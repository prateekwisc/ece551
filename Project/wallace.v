==> flow/design.v <==
`timescale 1ns / 1ps 
module HALF_ADDER(output sum, carry, input a, b); 
assign   sum = a ^ b  ; 
assign carry = (a & b); 
endmodule 
module FULL_ADDER(output sum, carry, input a, b, cin); 
assign   sum = a ^ b ^ cin ; 
assign carry = (a & b) | (b & cin) | (cin & a); 
endmodule 
module wallace_multiplier(output reg [15:0] product, input [7:0] multiplicand, multiplier, input clock, clear); 
integer i, j ; 
wire [63:0] s ,c ;                   
reg p [7:0][7:0];                   
always@(multiplier, multiplicand) 
begin 
		for (i = 0; i <= 7; i = i + 1) 
				for (j = 0; j <= 7; j = j + 1) 
							p[j][i] <= multiplicand[j] & multiplier[i];	 
end 
HALF_ADDER ha_11 ( .sum(s[0]), .carry(c[0]), .a(p[1][0]), .b( p[0][1])                 );  
FULL_ADDER fa_11 ( .sum(s[1]), .carry(c[1]), .a(p[2][0]), .b( p[1][1]), .cin( p[0][2]) ); 
FULL_ADDER fa_12 ( .sum(s[2]), .carry(c[2]), .a(p[3][0]), .b( p[2][1]), .cin( p[1][2]) ); 
FULL_ADDER fa_13 ( .sum(s[3]), .carry(c[3]), .a(p[4][0]), .b( p[3][1]), .cin( p[2][2]) ); 
FULL_ADDER fa_14 ( .sum(s[4]), .carry(c[4]), .a(p[5][0]), .b( p[4][1]), .cin( p[3][2]) ); 
FULL_ADDER fa_15 ( .sum(s[5]), .carry(c[5]), .a(p[6][0]), .b( p[5][1]), .cin( p[4][2]) ); 
FULL_ADDER fa_16 ( .sum(s[6]), .carry(c[6]), .a(p[7][0]), .b( p[6][1]), .cin( p[5][2]) );  
HALF_ADDER ha_12 ( .sum(s[7]), .carry(c[7]),              .a( p[7][1]), .b  ( p[6][2]) ); 
HALF_ADDER ha_21 ( .sum( s[8] ), .carry( c[8 ]), .a( p[1][3]), .b( p[0][4])                 );  
FULL_ADDER fa_21 ( .sum( s[9] ), .carry( c[9 ]), .a( p[2][3]), .b( p[1][4]), .cin( p[0][5]) ); 
FULL_ADDER fa_22 ( .sum( s[10]), .carry( c[10]), .a( p[3][3]), .b( p[2][4]), .cin( p[1][5]) ); 
FULL_ADDER fa_23 ( .sum( s[11]), .carry( c[11]), .a( p[4][3]), .b( p[3][4]), .cin( p[2][5]) ); 
FULL_ADDER fa_24 ( .sum( s[12]), .carry( c[12]), .a( p[5][3]), .b( p[4][4]), .cin( p[3][5]) ); 
FULL_ADDER fa_25 ( .sum( s[13]), .carry( c[13]), .a( p[6][3]), .b( p[5][4]), .cin( p[4][5]) ); 
FULL_ADDER fa_26 ( .sum( s[14]), .carry( c[14]), .a( p[7][3]), .b( p[6][4]), .cin( p[5][5]) );  
HALF_ADDER ha_22 ( .sum( s[15]), .carry( c[15]),               .a( p[7][4]), .b  ( p[6][5]) ); 
HALF_ADDER ha_31 ( .sum( s[16]), .carry( c[16]), .a( c[0])   , .b ( s[1])                     );  
FULL_ADDER fa_31 ( .sum( s[17]), .carry( c[17]), .a( c[1])   , .b ( s[2])   , .cin ( p[0][3]) ); 
FULL_ADDER fa_32 ( .sum( s[18]), .carry( c[18]), .a( c[2])   , .b ( s[3])   , .cin ( s[8] )   ); 
FULL_ADDER fa_33 ( .sum( s[19]), .carry( c[19]), .a( c[3])   , .b ( s[4])   , .cin ( s[9] )   ); 
FULL_ADDER fa_34 ( .sum( s[20]), .carry( c[20]), .a( c[4])   , .b ( s[5])   , .cin ( s[10])   ); 
FULL_ADDER fa_35 ( .sum( s[21]), .carry( c[21]), .a( c[5])   , .b ( s[6])   , .cin ( s[11])   ); 
FULL_ADDER fa_36 ( .sum( s[22]), .carry( c[22]), .a( c[6])   , .b ( s[7])   , .cin ( s[12])   );  
FULL_ADDER fa_37 ( .sum( s[23]), .carry( c[23]), .a( c[7])   , .b ( p[7][2]), .cin ( s[13])   ); 
HALF_ADDER ha_41 ( .sum( s[24]), .carry( c[24]), .a( c[9] )  , .b( p[0][6])                 );  
FULL_ADDER fa_41 ( .sum( s[25]), .carry( c[25]), .a( c[10])  , .b( p[1][6]), .cin( p[0][7]) ); 
FULL_ADDER fa_42 ( .sum( s[26]), .carry( c[26]), .a( c[11])  , .b( p[2][6]), .cin( p[1][7]) ); 
FULL_ADDER fa_43 ( .sum( s[27]), .carry( c[27]), .a( c[12])  , .b( p[3][6]), .cin( p[2][7]) ); 
FULL_ADDER fa_44 ( .sum( s[28]), .carry( c[28]), .a( c[13])  , .b( p[4][6]), .cin( p[3][7]) ); 
FULL_ADDER fa_45 ( .sum( s[29]), .carry( c[29]), .a( c[14])  , .b( p[5][6]), .cin( p[4][7]) ); 
FULL_ADDER fa_46 ( .sum( s[30]), .carry( c[30]), .a( c[15])  , .b( p[6][6]), .cin( p[5][7]) );  
HALF_ADDER fa_47 ( .sum( s[31]), .carry( c[31]),               .a( p[7][6]), .b  ( p[6][7]) ); 
HALF_ADDER ha_51 ( .sum( s[32]), .carry( c[32]), .a( s[17])  , .b( c[16])                   );  
HALF_ADDER fa_51 ( .sum( s[33]), .carry( c[33]), .a( s[18])  , .b( c[17])                   );  
FULL_ADDER fa_52 ( .sum( s[34]), .carry( c[34]), .a( s[19])  , .b( c[18]), .cin( c[8] )     );  
FULL_ADDER fa_53 ( .sum( s[35]), .carry( c[35]), .a( s[20])  , .b( c[19]), .cin( s[24])     );  
FULL_ADDER fa_54 ( .sum( s[36]), .carry( c[36]), .a( s[21])  , .b( c[20]), .cin( s[25])     );  
FULL_ADDER fa_55 ( .sum( s[37]), .carry( c[37]), .a( s[22])  , .b( c[21]), .cin( s[26])     );  
FULL_ADDER fa_56 ( .sum( s[38]), .carry( c[38]), .a( s[23])  , .b( c[22]), .cin( s[27])     );  
FULL_ADDER fa_57 ( .sum( s[39]), .carry( c[39]), .a( s[14])  , .b( c[23]), .cin( s[28])     );  
HALF_ADDER ha_52 ( .sum( s[40]), .carry( c[40]), .a( s[15])  ,             .b  ( s[29])     );  
HALF_ADDER ha_53 ( .sum( s[41]), .carry( c[41]), .a( p[7][5]),             .b  ( s[30])     );  
HALF_ADDER ha_61 ( .sum( s[42]), .carry( c[42]), .a( s[33])  , .b( c[32])                   ); 
HALF_ADDER ha_62 ( .sum( s[43]), .carry( c[43]), .a( s[34])  , .b( c[33])                   ); 
HALF_ADDER ha_63 ( .sum( s[44]), .carry( c[44]), .a( s[35])  , .b( c[34])                   ); 
FULL_ADDER fa_61 ( .sum( s[45]), .carry( c[45]), .a( s[36])  , .b( c[35]), .cin( c[24])     );  
FULL_ADDER fa_62 ( .sum( s[46]), .carry( c[46]), .a( s[37])  , .b( c[36]), .cin( c[25])     );  
FULL_ADDER fa_63 ( .sum( s[47]), .carry( c[47]), .a( s[38])  , .b( c[37]), .cin( c[26])     );  
FULL_ADDER fa_64 ( .sum( s[48]), .carry( c[48]), .a( s[39])  , .b( c[38]), .cin( c[27])     );  
FULL_ADDER fa_65 ( .sum( s[49]), .carry( c[49]), .a( s[40])  , .b( c[39]), .cin( c[28])     );  
FULL_ADDER fa_66 ( .sum( s[50]), .carry( c[50]), .a( s[41])  , .b( c[40]), .cin( c[29])     );  
FULL_ADDER fa_67 ( .sum( s[51]), .carry( c[51]), .a( s[31])  , .b( c[41]), .cin( c[30])     );  
HALF_ADDER ha_64 ( .sum( s[52]), .carry( c[52]), .a( p[7][7]),             .b  ( c[31])     ); 
HALF_ADDER ha_71 ( .sum( s[53]), .carry( c[53]), .a( s[43])  , .b( c[42])                  ); 
FULL_ADDER fa_71 ( .sum( s[54]), .carry( c[54]), .a( s[44])  , .b( c[43]), .cin ( c[53])   ); 
FULL_ADDER fa_72 ( .sum( s[55]), .carry( c[55]), .a( s[45])  , .b( c[44]), .cin ( c[54])   ); 
FULL_ADDER fa_73 ( .sum( s[56]), .carry( c[56]), .a( s[46])  , .b( c[45]), .cin ( c[55])   ); 
FULL_ADDER fa_74 ( .sum( s[57]), .carry( c[57]), .a( s[47])  , .b( c[46]), .cin ( c[56])   ); 
FULL_ADDER fa_75 ( .sum( s[58]), .carry( c[58]), .a( s[48])  , .b( c[47]), .cin ( c[57])   ); 
FULL_ADDER fa_76 ( .sum( s[59]), .carry( c[59]), .a( s[49])  , .b( c[48]), .cin ( c[58])   ); 
FULL_ADDER fa_77 ( .sum( s[60]), .carry( c[60]), .a( s[50])  , .b( c[49]), .cin ( c[59])   ); 
FULL_ADDER fa_78 ( .sum( s[61]), .carry( c[61]), .a( s[51])  , .b( c[50]), .cin ( c[60])   ); 
FULL_ADDER fa_79 ( .sum( s[62]), .carry( c[62]), .a( s[52])  , .b( c[51]), .cin ( c[61])   ); 
HALF_ADDER ha_72 ( .sum( s[63]), .carry( c[63]),               .a( c[52]), .b   ( c[62])   ); 
always@(posedge clock, negedge clear) 
if(!clear) product <= 16'b0; 
else product <= {s[63 : 53],s[42],s[32],s[16],s[0],p[0][0]}; 
endmodule 
From RTL to reports: wallace_multiplier --
What the tools print for wallace_multiplier, step after step. Lines are those of the file above, counted from 1. Library cell names are shortened. The mark -- stands for no value.
Set-up: design top wallace_multiplier, clock port clock, standard-cell library sky130hd, corner tt_025C_1v80

Elaborated design --
Source: Yosys, flattened and elaborated. Widths are those after wreduce; folded enables and synchronous resets count as part of the registers. Registers that Yosys merges into a memory's read port (data or address) are not register bits. Print and check cells do not count. Equal cells are merged and count once.
Word-level totals: elaborated cells 427, output and inout port bits 16, register bits 16, input bits 18
Operators by class: bitwise gates (word level) 426
Operators by type and width (count):
- bitwise AND 1 bit | 221
- bitwise XOR 1 bit | 111
- OR 1 bit | 94

Longest topological paths --
Yosys ltp: most cells in a row. Word level: on the elaborated netlist, between registers, memories and ports. Mapped: between sequential cells and ports; inverters and the memories' decode and read muxes count.
Logic depth: depth in word-level cells 39, ABC_AREA 0, gate-level depth with buffers 21, mapped depth without buffers 21

Netlist --
Source: synth_stat.txt of the flow (Yosys; design flattened, memories mapped). It holds for the ABC_AREA given above (unset counts as 0); a run with the other value may have another netlist.
Synthesis totals: flip-flop cells 16, synthesis area 2030.7 µm², cells in the netlist 182, sequential part of the area 400.4 µm², buffers 0
Cell types (count):
- fa_1 | 47
- dfrtp_1 | 16
- and2_1 | 39
- ha_1 | 16
- inv_1 | 38
- nand2_1 | 25
- xor2_1 | 1
By module: a second synthesis without flattening, with its own total; a netlist apart from the flattened one above.
Second synthesis, totals: cells (unflattened synthesis) 144, area (unflattened synthesis) 1954.4 µm²
Rows give one instance, submodules left out.
By module:
- FULL_ADDER | cells 1, times used 47, seq. area 0.0 µm², area 20.0 µm²
- wallace_multiplier | cells 80, times used 1, seq. area 400.4 µm², area 800.8 µm²
- HALF_ADDER | cells 1, times used 17, seq. area 0.0 µm², area 12.5 µm²

Timing after synthesis --
Path of least setup slack by OpenSTA after synthesis, without wires, with an ideal clock, recovery checks aside; 20% of the period is set as input and as output delay. Where synthesis merged equal registers, the netlist keeps one of their names.
Timing after synthesis: path type input to register, start input multiplicand[0], end register (no name shown), stages on the path 20, setup time 122 ps, period 9680 ps, path buffers 0, launch time at the first pin 1936 ps, setup slack 1981 ps, external input delay 1936 ps, data required time 9558 ps, delay of the path 5764 ps, arrival time 7578 ps, period reached after synthesis 7699 ps
"delay of the path" = arrival - input delay + setup time. "stages on the path" counts driving pins, that of a launching flip-flop among them; a cell with two outputs on the path counts twice. "period reached after synthesis" = period - worst setup slack (recovery checks aside). The figure is calculated, with input and output delays left at 20% of the set period. Between the ends stands the longest chain of elaborated cells between them, by number of cells; it is not shown to be the way that was timed. Of several equally long chains one is given. Each line given opens the expression or statement behind the cell; cells for indexed reads and writes are added by Yosys, which also makes memories of some case tables.
Between the ends, after synthesis: cells stage by stage and2_1 -> fa_1 -> inv_1 -> fa_1 -> fa_1 -> inv_1 -> ha_1 -> ha_1 -> fa_1 -> inv_1 -> fa_1 -> inv_1 -> fa_1 -> fa_1 -> fa_1 -> fa_1 -> fa_1 -> fa_1 -> fa_1 -> xor2_1, cells in the longest elaborated chain 38, elaborated cells on any way between the ends 128, source lines of those cells 5
RTL lines, path after synthesis:
- start: declaration | line 10
- bitwise AND 1 bit | line 18 | p[j][i] <= multiplicand[j] & multiplier[i];
- bitwise AND 1 bit | line 8 | assign carry = (a & b) | (b & cin) | (cin & a);
- OR 1 bit (2 in a row) | line 8
- bitwise AND 1 bit | line 8
- OR 1 bit (2 in a row) | line 8
- bitwise AND 1 bit | line 4 | assign carry = (a & b);
- bitwise XOR 1 bit | line 3 | assign   sum = a ^ b  ;
- (+19 left out)
- bitwise AND 1 bit | line 8
- OR 1 bit (2 in a row) | line 8
- bitwise AND 1 bit | line 8
- OR 1 bit (2 in a row) | line 8
- bitwise AND 1 bit | line 8
- OR 1 bit (2 in a row) | line 8
- bitwise XOR 1 bit | line 3
- end: assignment | line 85
- end: assignment | line 86
- end: declaration | line 10

Path in the finished layout --
From the final timing report of run A: the path of least setup slack in the routed layout; clock arrival at registers is part of the times. The path's times are printed in steps of 10 ps; the period is the one set.
Timing after layout: path type input to register, start input multiplier[5], end register (no name shown), external input delay 1580 ps, data required time 8010 ps, period 7880 ps, arrival time 7930 ps, setup slack 90 ps, path buffers 1, stages on the path 21, setup time 110 ps, launch time at the first pin 1580 ps
Between the ends stands the longest chain of elaborated cells between them, by number of cells; it is not shown to be the way that was timed. Of several equally long chains one is given.
Between the ends, after layout: cells stage by stage clkdlybuf4s50_1 -> and2_1 -> fa_1 -> inv_1 -> fa_1 -> fa_1 -> inv_1 -> ha_1 -> ha_1 -> fa_1 -> inv_1 -> fa_1 -> inv_1 -> fa_1 -> fa_1 -> fa_1 -> fa_1 -> fa_1 -> fa_1 -> fa_1 -> xor2_1, cells in the longest elaborated chain 36, elaborated cells on any way between the ends 248, source lines of those cells 5
RTL lines, path after layout:
- start: declaration | line 10
- bitwise AND 1 bit | line 18 | p[j][i] <= multiplicand[j] & multiplier[i];
- bitwise XOR 1 bit | line 7 | assign   sum = a ^ b ^ cin ;
- bitwise AND 1 bit | line 8 | assign carry = (a & b) | (b & cin) | (cin & a);
- OR 1 bit (2 in a row) | line 8
- bitwise XOR 1 bit (2 in a row) | line 7
- bitwise XOR 1 bit | line 3 | assign   sum = a ^ b  ;
- bitwise AND 1 bit | line 8
- (+17 left out)
- bitwise AND 1 bit | line 8
- OR 1 bit (2 in a row) | line 8
- bitwise AND 1 bit | line 8
- OR 1 bit (2 in a row) | line 8
- bitwise AND 1 bit | line 8
- OR 1 bit (2 in a row) | line 8
- bitwise XOR 1 bit | line 3
- end: assignment | line 85
- end: assignment | line 86
- end: declaration | line 10

2 stored runs of wallace_multiplier in the flow (synthesis by Yosys, layout by OpenROAD, sky130hd cells), in arbitrary order. Constraints: input delay and output delay 20% of the set period each, output load 0.01 pF.
"achieved clock period": clock period set for the run, less the worst setup slack. It is reckoned from that one timing run; input and output delays stay at 20% of the period that was set.
"critical setup path time": the worst setup path's part of the clock period (all of it between registers, 20% less for each end at a port) less its slack. A launch clock that arrives late makes it longer, a capture clock that arrives late makes it shorter.
"total power of the final layout" is the tool's figure for a default switching activity; nothing was simulated.
"critical setup path time" is known to 10 ps.

* Run A | settings: period_ns 7.88; CORE_UTILIZATION 34; SETUP_SLACK_MARGIN -0.37; PLACE_DENSITY 0.89; CORE_MARGIN 10; CELL_PAD_IN_SITES_GLOBAL_PLACEMENT 1; CELL_PAD_IN_SITES_DETAIL_PLACEMENT 0; GPL_TIMING_DRIVEN 1; GPL_ROUTABILITY_DRIVEN 1; CTS_CLUSTER_SIZE 51; CAP_MARGIN 20; SLEW_MARGIN 20 | results: standard-cell area after layout 2592.5 µm²; critical setup path time 6220 ps; critical path type input to register; die footprint 9463.4 µm²; smallest setup slack 85 ps; total power of the final layout 0.4967 mW; achieved clock period 7795 ps; utilization of the finished layout 44.3 %; synthesis area 2030.7 µm²; setup TNS 0 ps
* Run B | settings: period_ns 15.4; CORE_UTILIZATION 22; SETUP_SLACK_MARGIN 0.07; PLACE_DENSITY_LB_ADDON 0.08; CORE_ASPECT_RATIO 0.62; CELL_PAD_IN_SITES_GLOBAL_PLACEMENT 0; CELL_PAD_IN_SITES_DETAIL_PLACEMENT 0; TNS_END_PERCENT 75; ABC_AREA 1; CAP_MARGIN 30; CORE_MARGIN 2; SLEW_MARGIN 20 | results: standard-cell area after layout 2682.6 µm²; critical setup path time 6280 ps; critical path type input to register; die footprint 11168.3 µm²; smallest setup slack 6042 ps; total power of the final layout 0.2805 mW; achieved clock period 9358 ps; utilization of the finished layout 26.5 %; synthesis area 2269.7 µm²; setup TNS 0 ps
