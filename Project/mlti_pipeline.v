==> flow/design.v <==
module array_multiplier_pipeline(clk, a, b, y);
parameter width = 8;
input clk;
input [width-1:0] a, b;
output [width-1:0] y;
reg [width-1:0] a_pipeline [0:width-2];
reg [width-1:0] b_pipeline [0:width-2];
reg [width-1:0] partials [0:width-1];
integer i;
always @(posedge clk) begin
    a_pipeline[0] <= a;
    b_pipeline[0] <= b;
    for (i = 1; i < width-1; i = i+1) begin
        a_pipeline[i] <= a_pipeline[i-1];
        b_pipeline[i] <= b_pipeline[i-1];
    end
    partials[0] <= a[0] ? b : 0;
    for (i = 1; i < width; i = i+1)
        partials[i] <= (a_pipeline[i-1][i] ? b_pipeline[i-1] << i : 0) +
                partials[i-1];
end
assign y = partials[width-1];
endmodule
# Reports on array_multiplier_pipeline

Tool output for the design above, in the order of the flow.
Lines are those of the file above, counted from 1.
Operators: Yosys type, input widths -> output width; for muxes data width and select width s.
Library cell names are shortened.
A cell with -- has no value.

Design top: array_multiplier_pipeline
Clock port: clk
Library: sky130hd
Timing corner: tt_025C_1v80

# Word level

Yosys after proc, flatten, opt, wreduce and memory -nomap, before mapping. Enables and synchronous resets that opt folds into registers are not counted as muxes. Print and check cells are not counted. Equal cells are merged and count once.

Add/sub/neg operators: 7
Multiply operators: 0
Div/mod/pow operators: 0
$lt $le $gt $ge: 0
Eq/ne operators: 0
Shift operators: 0
Multiplexer cells: 7
Bitwise gates (word level): 0
Reductions and logical operators: 0

Operator list:

| operator    | number |
| $add 8x8->8 | 7 |
| $mux 8      | 7 |

Register bits after elaboration: 148
Bits in latches: 0
Bits in writable memories: 0
Bits in read-only memories: 0
Word width x clocked read ports: 0
Memories kept: 0
Input port bits: 17

# Logic depth

Depth = most cells in a row (Yosys ltp): at word level without a register or memory, in the mapped netlist without a sequential cell, where the memories' decode and read muxes count.

Depth in word-level cells: 2
ABC_AREA: 0
Mapped depth: 8

# Mapped cells and area

The flow's flattened synthesis, as Yosys stat reports it; memories are mapped. The netlist is that of the ABC_AREA named above (0 if unset); the other value can give another one.

Cells by type:

| cell type | number |
| dfxtp_1   | 120 |
| ha_1      | 20 |
| xnor2_1   | 19 |
| and2_1    | 25 |
| fa_1      | 5 |
| inv_1     | 16 |
| a21oi_1   | 10 |
| a21o_1    | 6 |
| nand2_1   | 11 |
| xor2_1    | 2 |
| a211oi_1  | 2 |
| o21ai_0   | 3 |
| o21bai_1  | 2 |
| nor2b_4   | 1 |
| o31a_2    | 1 |
| o311ai_0  | 1 |
| nor2_1    | 2 |
| o21a_1    | 1 |

Other cell types: 3; their cells: 3.

Cells in the netlist: 250
Chip area (Yosys): 0.0033995 mm²
Flip-flop cells: 120
Buffers: 0

# Path before layout

OpenSTA on the mapped netlist: ideal clock, no wires. The path of least setup slack (recovery checks aside). Input and output delay are each 20% of the period. Register names are those of the netlist, which keeps one name where synthesis merged equal registers.

Kind: register -> register
Start: register a_pipeline[0][1]
End: register partials[1][7]
Clock period: 2,180 ps
Library setup time: 87 ps
Time at the first pin: 0 ps
Data arrival time: 1,616 ps
Required time: 2,093 ps
Slack: 477 ps
Delay of the path: 1,703 ps
Driving pins on the path: 9
Period reached after synthesis: 1,703 ps

"delay of the path" = arrival - input delay + setup time.
"driving pins on the path" counts driving pins, that of a launching flip-flop among them; a cell with two outputs on the path counts twice.
"period reached after synthesis" is the clock period less the worst setup slack; recovery checks do not enter. This is arithmetic on one report: input and output delays are still those of the set period (20% each).
The rows between start and end are the longest chain of elaborated cells between them; the timing report does not say that the signal goes this way. Where chains are equally long, one stands for them.
Each line given opens the expression or statement behind the cell; cells for indexed reads and writes are added by Yosys, which also makes memories of some case tables.

Path through: dfxtp_1 -> and2_1 -> ha_1 -> inv_1 -> fa_1 -> nor2b_4 -> o31a_2 -> nor3_1 -> o31ai_1
Cells in the longest elaborated chain: 2

Ends and longest elaborated chain, after synthesis:

| element       | RTL line | RTL |
| from (decl)   | 6        | `reg [width-1:0] a_pipeline [0:width-2];` |
| from (assign) | 11       | `a_pipeline[0] <= a;` |
| $mux 8        | 19       | `partials[i] <= (a_pipeline[i-1][i] ? b_pipeline[i-1] << i : 0) +` |
| $add 8x8->8   | 19       |  |
| to (assign)   | 19       |  |
| to (decl)     | 8        | `reg [width-1:0] partials [0:width-1];` |

# Worst path after layout

Path of least setup slack in the final report of stored run 1 (OpenROAD, finished layout, wires in). Where an end is a register, its clock arrival counts in the times.
The report prints the path's times to 10 ps; the period is as set.

Kind: register -> register
Start: register a_pipeline[0][1]
End: register partials[1][7]
Clock period: 1,140 ps
Library setup time: 90 ps
Time at the first pin: 510 ps
Data arrival time: 2,090 ps
Required time: 1,560 ps
Slack: -530 ps
Driving pins on the path: 9

The rows between start and end are the longest chain of elaborated cells between them; the timing report does not say that the signal goes this way. Where chains are equally long, one stands for them.

Path through: dfxtp_2 -> and2_4 -> ha_4 -> inv_2 -> fa_2 -> nor2b_4 -> o31a_4 -> nor3_4 -> o31ai_2
Cells in the longest elaborated chain: 2

Ends and longest elaborated chain, after layout:

| element       | RTL line | RTL |
| from (decl)   | 6        | `reg [width-1:0] a_pipeline [0:width-2];` |
| from (assign) | 11       | `a_pipeline[0] <= a;` |
| $mux 8        | 19       | `partials[i] <= (a_pipeline[i-1][i] ? b_pipeline[i-1] << i : 0) +` |
| $add 8x8->8   | 19       |  |
| to (assign)   | 19       |  |
| to (decl)     | 8        | `reg [width-1:0] partials [0:width-1];` |

# Flow runs of array_multiplier_pipeline

Flow measurements of array_multiplier_pipeline on sky130hd: 2 stored runs with different settings, listed in no order. Input and output delays are each 20% of the period that was set; the output load is 0.01 pF.
"achieved period" = clock period - worst setup slack. The figure is calculated, with input and output delays left at 20% of the set period.
"worst setup path time": the worst setup path's part of the clock period (all of it between registers, 20% less for each end at a port) less its slack. A launch clock that arrives late makes it longer, a capture clock that arrives late makes it shorter.
"power consumption" is the tool's figure for a default switching activity; nothing was simulated.
"worst setup path time" is given in steps of 10 ps.

## Stored run 1

==> flow/run.sh <==
#!/bin/bash
# the make line also repeats the synthesis and layout settings of config.mk as NAME=value (left out here)
make -C /OpenROAD-flow-scripts/flow DESIGN_CONFIG=/design/flow/config.mk WORK_HOME=/design/flow/orfs CLKGATE_MAP_FILE= finish
==> flow/config.mk <==
export PLATFORM = sky130hd
export DESIGN_NAME = array_multiplier_pipeline
export DESIGN_NICKNAME = array_multiplier_pipeline
export VERILOG_FILES = /design/flow/design.v
export SDC_FILE = /design/flow/constraint.sdc
export NUM_CORES = 4
export LEC_CHECK = 0
export CAP_MARGIN = 5
export CELL_PAD_IN_SITES_GLOBAL_PLACEMENT = 1
export CORE_ASPECT_RATIO = 0.79
export CORE_MARGIN = 2
export CORE_UTILIZATION = 42
export MIN_ROUTING_LAYER = met2
export SETUP_SLACK_MARGIN = -0.04
export SLEW_MARGIN = 40
==> flow/constraint.sdc <==
create_clock -name core_clock -period 1.14 [get_ports {clk}]
set_input_delay 0.2280 -clock core_clock [delete_from_list [all_inputs] [get_ports {clk}]]
set_output_delay 0.2280 -clock core_clock [all_outputs]
set_load 0.01 [all_outputs]

| result of stored run 1 | value |
|---|---|
| netlist area reported by Yosys | 0.0033995 mm² |
| die size | 0.0088348 mm² |
| std-cell area (final layout) | 0.004911 mm² |
| final utilization | 61.8% |
| worst slack on setup checks | -530 ps |
| total negative slack on setup checks | -5,102 ps |
| smallest hold slack | 160 ps |
| power consumption | 11,835 uW |
| achieved period | 1,670 ps |
| worst setup path time | 1,670 ps |
| worst setup path kind | register -> register |

## Stored run 2

==> flow/run.sh <==
#!/bin/bash
# the make line also repeats the synthesis and layout settings of config.mk as NAME=value (left out here)
make -C /OpenROAD-flow-scripts/flow DESIGN_CONFIG=/design/flow/config.mk WORK_HOME=/design/flow/orfs CLKGATE_MAP_FILE= finish
==> flow/config.mk <==
export PLATFORM = sky130hd
export DESIGN_NAME = array_multiplier_pipeline
export DESIGN_NICKNAME = array_multiplier_pipeline
export VERILOG_FILES = /design/flow/design.v
export SDC_FILE = /design/flow/constraint.sdc
export NUM_CORES = 4
export LEC_CHECK = 0
export CAP_MARGIN = 20
export CORE_MARGIN = 2
export CORE_UTILIZATION = 17
export SLEW_MARGIN = 20
==> flow/constraint.sdc <==
create_clock -name core_clock -period 1.99 [get_ports {clk}]
set_input_delay 0.3980 -clock core_clock [delete_from_list [all_inputs] [get_ports {clk}]]
set_output_delay 0.3980 -clock core_clock [all_outputs]
set_load 0.01 [all_outputs]

| result of stored run 2 | value |
|---|---|
| netlist area reported by Yosys | 0.0033995 mm² |
| die size | 0.0211441 mm² |
| std-cell area (final layout) | 0.0045706 mm² |
| final utilization | 23.4% |
| worst slack on setup checks | 191 ps |
| total negative slack on setup checks | 0 ps |
| smallest hold slack | 321 ps |
| power consumption | 6,565 uW |
| achieved period | 1,799 ps |
| worst setup path time | 1,800 ps |
| worst setup path kind | register -> register |
