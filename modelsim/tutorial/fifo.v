==> flow/design.v <==
module queue(clk,reset,data_in,wr,rd,data_out,full,empty); 
 parameter WIDTH = 8;
  parameter LENGTH = 16;
   input clk;
   input reset;
   input wire [WIDTH-1:0] data_in;
   input wire wr;
   input wire rd;
   output [WIDTH-1:0] data_out;
   output wire full;
   output wire empty;
  generate
    case(LENGTH)
      0:q0_queue #(WIDTH,LENGTH)q1(clk,reset,data_in,wr,rd,data_out,full,empty);
      default:q1_queue #(WIDTH,LENGTH)q2(clk,reset,data_in,wr,rd,data_out,full,empty);
    endcase
  endgenerate
endmodule
module q0_queue(clk,reset,data_in,wr,rd,data_out,full,empty);
    parameter WIDTH = 8;
  parameter LENGTH = 16;
    input wire clk;
   input wire reset;
   input wire [WIDTH-1:0] data_in;
   input wire wr;
   input wire rd;
   output reg [WIDTH-1:0] data_out;
   output wire full;
   output wire empty;
  assign full = 1'b0;
   assign empty = 1'b0;
   assign data_in = data_out;
 endmodule
module q1_queue(clk,reset,data_in,wr,rd,data_out,full,empty); 
  parameter WIDTH = 8;
  parameter LENGTH = 16;
function integer log2;
 input integer num;
 begin
 log2 = 0;
 for(log2=0;num>0;log2 = log2 + 1) begin
 num = num>>1;
 end
 end
endfunction
  localparam ADDR_WIDTH = log2(LENGTH)-1;
   input wire clk;
   input wire reset;
   input wire [WIDTH-1:0] data_in;
   input wire wr;
   input wire rd;
   output reg [WIDTH-1:0] data_out;
   output wire full;
   output wire empty;
   reg [ADDR_WIDTH:0] full_indicator;   
  reg [ADDR_WIDTH-1:0] wr_ptr;  
  reg [ADDR_WIDTH-1:0] rd_ptr;  
  reg[WIDTH-1:0] mem[LENGTH-1:0];
  assign full = (full_indicator == LENGTH);
  assign empty = (full_indicator == 8'b0);
  always @(posedge clk)
    if (reset) 
      begin
        wr_ptr <= 8'b0;
        rd_ptr <= 8'b0;
        full_indicator <= 8'b0;
      end
    else
      begin
        case ({rd, wr})
          2'b00:  
            begin
              full_indicator <= full_indicator;
            end
          2'b01:  
            begin
              if  (full_indicator < LENGTH)
                begin
                  full_indicator <= full_indicator + 1;
                  mem[wr_ptr] <= data_in;
                  wr_ptr <= wr_ptr + 1;
                end
            end
          2'b10:  
            begin
              if (full_indicator > 0)
                begin
                  data_out <= mem[rd_ptr];
                  full_indicator <= full_indicator - 1;
                  rd_ptr <= rd_ptr + 1;
                end
            end
          2'b11:  
            begin
              wr_ptr <= wr_ptr + 1;
              rd_ptr <= rd_ptr + 1;
              data_out <= mem[rd_ptr];
              mem[wr_ptr] <= data_in;
              full_indicator <= full_indicator;
            end
        endcase
      if(wr_ptr >= LENGTH)
      wr_ptr <= 0;
      if(rd_ptr >= LENGTH)
        rd_ptr <= 0;
      end
endmodule
From RTL to reports: queue
The steps from the RTL of queue to its reports follow in flow order.
Lines are those of the file above, counted from 1.
Cell names lack the library's common part.
{"block": "design", "top": "queue", "clock_port": "clk", "library": "sky130hd", "corner": "tt_025C_1v80"}

Elaborated design
Yosys after proc, flatten, opt, wreduce and memory -nomap, before mapping. Print and check cells are not counted. Equal cells are merged and count once.
Memory sizes are those after Yosys's memory passes, which may raise the word count (mostly to a power of two), join words into wider ones and drop unused or constant bits.
{"block": "op_classes", "n_cmp": 4, "n_addsub": 4, "n_reduce_logical": 13, "mux": 29, "equal": 6, "logic": 9}
{"block": "op_table", "op": "two-way mux 8 bit", "count": 8}
{"block": "op_table", "op": "parallel mux 8 bit (select 2 bit)", "count": 2}
{"block": "op_table", "op": "parallel mux 4 bit (select 2 bit)", "count": 2}
{"block": "op_table", "op": "two-way mux 4 bit", "count": 4}
{"block": "op_table", "op": "greater-or-equal comparator 4 x 5 -> 1 bit (second input constant)", "count": 2}
{"block": "op_table", "op": "parallel mux 5 bit (select 2 bit)", "count": 1}
{"block": "op_table", "op": "two-way mux 5 bit", "count": 2}
{"block": "op_table", "op": "two-way mux 1 bit", "count": 9}
{"block": "op_table", "op": "bitwise OR 1 bit", "count": 8}
{"block": "op_table", "op": "adder 4 x 1 -> 4 bit (second input constant)", "count": 2}
{"block": "op_table", "op": "nonzero test 2 bit", "count": 3}
{"block": "op_table", "op": "AND reduction 3 bit", "count": 2}
{"block": "op_table", "op": "OR reduction 3 bit", "count": 2}
{"block": "op_table", "op": "adder 5 x 1 -> 5 bit (second input constant)", "count": 1}
{"block": "op_table", "op": "subtractor 5 x 1 -> 5 bit (second input constant)", "count": 1}
{"block": "op_table", "op": "> comparator 5 x 1 -> 1 bit (second input constant)", "count": 1}
{"block": "op_table", "op": "less-than comparator 5 bit (second input constant)", "count": 1}
{"block": "op_table", "op": "equality test 5 bit (second input constant)", "count": 1}
{"block": "op_table", "op": "logical NOT 5 bit", "count": 1}
{"block": "op_table", "op": "!= test 2 x 1 -> 1 bit (second input constant)", "count": 2}
{"block": "op_table", "op": "equality test 2 bit (second input constant)", "count": 2}
{"block": "op_table", "op": "AND reduction 2 bit", "count": 2}
{"block": "op_table", "op": "OR reduction 2 bit", "count": 2}
{"block": "op_table", "op": "equality test 2 x 1 -> 1 bit (second input constant)", "count": 1}
{"block": "op_table", "op": "logical NOT 2 bit", "count": 1}
{"block": "op_table", "op": "parallel mux 1 bit (select 2 bit)", "count": 1}
{"block": "op_table", "op": "NOT 1 bit", "count": 1}
{"block": "word_totals", "ram_bits": 128, "ff_bits": 21, "clocked_rd_ports_x_width": 8, "n_memories": 1, "inputBits": 12}
{"block": "memory_table", "memory": "genblk1.q2.mem", "words": 16, "word_bits": 8, "rd": 1, "write_ports": 1, "line": 58, "text": "reg[WIDTH-1:0] mem[LENGTH-1:0];"}

Logic depth
Depth = most cells in a row (Yosys ltp): at word level without a register or memory, in the mapped netlist without a sequential cell, where the memories' decode and read muxes count.
{"block": "depth", "ltp_word": 5, "ABC_AREA": 0, "ltp_mapped": 8, "depth_no_buf": 7}

Netlist
The flow's flattened synthesis, as Yosys stat reports it; memories are mapped. The netlist is that of the ABC_AREA named above (0 if unset); the other value can give another one.
{"block": "mapped", "n_buf": 16, "ffs": 153, "cell_count": 320, "area_um2": 5948.2}
{"block": "by_type", "cell_type": "edfxtp_1", "count": 136, "type_area_um2": 4.08E+03}
{"block": "by_type", "cell_type": "mux4_2", "count": 32, "type_area_um2": 720.691}
{"block": "by_type", "cell_type": "dfxtp_1", "count": 17, "type_area_um2": 340.326}
{"block": "by_type", "cell_type": "a22oi_1", "count": 16, "type_area_um2": 120.115}
{"block": "by_type", "cell_type": "nor2_1", "count": 27, "type_area_um2": 101.347}
{"block": "by_type", "cell_type": "ha_1", "count": 6, "type_area_um2": 75.072}
{"block": "by_type", "cell_type": "nand2_1", "count": 15, "type_area_um2": 56.304}
{"block": "by_type", "cell_type": "clkbuf_1", "count": 11, "type_area_um2": 41.29}
{"block": "by_type", "cell_type": "xnor2_1", "count": 4, "type_area_um2": 35.034}
{"block": "by_type", "cell_type": "mux2i_1", "count": 3, "type_area_um2": 30.029}
{"block": "by_type", "cell_type": "xor2_1", "count": 3, "type_area_um2": 26.275}
{"block": "by_type", "cell_type": "nand2b_1", "count": 4, "type_area_um2": 25.024}
{"block": "by_type", "cell_type": "nor2b_1", "count": 4, "type_area_um2": 25.024}
{"block": "by_type", "cell_type": "nor3_1", "count": 4, "type_area_um2": 20.019}
{"block": "by_type", "cell_type": "inv_1", "count": 5, "type_area_um2": 18.768}
{"block": "by_type", "cell_type": "a211oi_1", "count": 2, "type_area_um2": 15.014}
{"block": "by_type", "cell_type": "buf_2", "count": 3, "type_area_um2": 15.014}
{"block": "by_type", "cell_type": "nand3_1", "count": 3, "type_area_um2": 15.014}
Not listed: further types 20, cells in them 25.
The figures by module come from a second, unflattened synthesis with its own total; it is not the netlist above.
{"block": "unflattened", "cells_unflattened": 326, "area_unflattened_um2": 6020.8}
Rows give one instance, submodules left out.
{"block": "by_module", "module": "q1_queue", "seq_area_um2": 4424.2, "n_inst": 1, "cells": 326, "mod_area_um2": 6020.8}
{"block": "by_module", "module": "queue", "seq_area_um2": 0.0, "n_inst": 1, "cells": 0, "mod_area_um2": 0.0}

Timing after synthesis
Source: OpenSTA report_checks on the synthesized netlist (no wires, ideal clock, input and output delay 20% of the period each), path of least setup slack; recovery checks are left aside. Register names are those of the netlist, which keeps one name where synthesis merged equal registers.
{"block": "synth_path", "path_type": "in2reg", "from": "input port rd", "to": "register genblk1.q2.full_indicator[2]", "path_buffers": 1, "driving_pins": 7, "arrival_time_ps": 2342, "in_delay_ps": 488, "required_time_ps": 2319, "setup_time_ps": 121, "path_delay_ps": 1975, "tclk_ps": 2440, "path_slack_ps": -23, "period_less_setup_slack_ps": 2463}
"path_delay_ps" = arrival - input delay + setup time.
"driving_pins" counts driving pins, that of a launching flip-flop among them; a cell with two outputs on the path counts twice.
"period_less_setup_slack_ps" = period - worst setup slack (recovery checks aside). The figure is calculated, with input and output delays left at 20% of the set period.
The rows between start and end are the longest chain of elaborated cells between them; the timing report does not say that the signal goes this way. Where chains are equally long, one stands for them.
A line is the first line of the expression or statement that the cell stems from. Yosys adds cells for indexed reads and writes and turns some case tables into memories.
At most two assigning lines are given for a register; there are more.
{"block": "synth_between", "cell_sequence": "clkbuf_1 nand2b_1 xnor2_1 ha_1 or4b_2 a21boi_0 mux2_2", "elab_chain_cells": 3, "cone_cells": 7, "cone_lines": 1, "classes_between": "eq/ne (4); mux (1); reduce/logical (2)"}
{"block": "synth_lines", "item": "from (decl)", "line": 8, "text": "input wire rd;"}
{"block": "synth_lines", "item": "equality test 2 bit", "line": 70, "text": "case ({rd, wr})"}
{"block": "synth_lines", "item": "nonzero test 2 bit"}
{"block": "synth_lines", "item": "AND reduction 3 bit"}
{"block": "synth_lines", "item": "to (assign)", "line": 73, "text": "full_indicator <= full_indicator;"}
{"block": "synth_lines", "item": "to (assign)", "line": 79, "text": "full_indicator <= full_indicator + 1;"}
{"block": "synth_lines", "item": "to (decl)", "line": 55, "text": "reg [ADDR_WIDTH:0] full_indicator;"}

Worst path after layout
Path of least setup slack in the final report of run 1 (OpenROAD, finished layout, wires in). Where an end is a register, its clock arrival counts in the times.
The path's times are printed in steps of 10 ps; the period is the one set.
{"block": "layout_path", "path_type": "reg2out", "from": "register genblk1.q2.full_indicator[0]", "to": "output port empty", "tclk_ps": 2660, "path_slack_ps": 300, "path_buffers": 1, "output_delay_ps": 530, "arrival_time_ps": 1830, "required_time_ps": 2130, "driving_pins": 4}
The rows between start and end are the longest chain of elaborated cells between them; the timing report does not say that the signal goes this way. Where chains are equally long, one stands for them.
At most two assigning lines are given for a register; there are more.
{"block": "layout_between", "cell_sequence": "dfxtp_1 or4_4 nor2_1 dlygate4sd2_1", "elab_chain_cells": 1, "cone_cells": 1, "cone_lines": 1, "classes_between": "reduce/logical (1)"}
{"block": "layout_lines", "item": "from (decl)", "line": 55, "text": "reg [ADDR_WIDTH:0] full_indicator;"}
{"block": "layout_lines", "item": "from (assign)", "line": 73, "text": "full_indicator <= full_indicator;"}
{"block": "layout_lines", "item": "from (assign)", "line": 79, "text": "full_indicator <= full_indicator + 1;"}
{"block": "layout_lines", "item": "logical NOT 5 bit", "line": 60, "text": "assign empty = (full_indicator == 8'b0);"}
{"block": "layout_lines", "item": "to (decl)", "line": 11, "text": "output wire empty;"}

Top module queue; platform sky130hd; tools Yosys and OpenROAD; 2 stored runs in no particular order. Input and output delays are each 20% of the period that was set; the output load is 0.01 pF.
"period_less_ws_ps" is the run's clock period less its worst setup slack. It is reckoned from that one timing run; input and output delays stay at 20% of the period that was set.
"worst_setup_path_time_ps": the worst setup path's part of the clock period (all of it between registers, 20% less for each end at a port) less its slack. A launch clock that arrives late makes it longer, a capture clock that arrives late makes it shorter.
"total_power_w": no workload was simulated; the value follows from the tool's default switching activity.
"worst_setup_path_time_ps" is known to 10 ps.

{"run": "run 1", "settings": { "period_ns": 2.66, "CORE_UTILIZATION": 67, "CAP_MARGIN": 20, "CORE_MARGIN": 2, "SLEW_MARGIN": 20 }, "results": { "total_power_w": 0.00539, "total_negative_slack_ps": 0, "fin_util_pct": 80.5, "die_um2": 9647.2, "synthArea_um2": 5948.2, "worst_setup_path_time_ps": 1830, "path_kind": "reg2out", "fin_hold_ws_ps": 546, "period_less_ws_ps": 2364, "finalCellArea_um2": 6986.7, "worstSetupSlack_ps": 296 }}
{"run": "run 2", "settings": { "period_ns": 1.73, "CORE_UTILIZATION": 53, "SETUP_SLACK_MARGIN": 0.31, "PLACE_DENSITY_LB_ADDON": 0.19, "CORE_ASPECT_RATIO": 0.63, "CORE_MARGIN": 9, "GPL_ROUTABILITY_DRIVEN": 1, "CTS_CLUSTER_SIZE": 42, "CAP_MARGIN": 20, "SLEW_MARGIN": 20 }, "results": { "total_power_w": 0.009116, "total_negative_slack_ps": -1438, "fin_util_pct": 73.4, "die_um2": 15462.8, "synthArea_um2": 5948.2, "worst_setup_path_time_ps": 1930, "path_kind": "reg2reg", "fin_hold_ws_ps": 522, "period_less_ws_ps": 1929, "finalCellArea_um2": 7961.4, "worstSetupSlack_ps": -199 }}
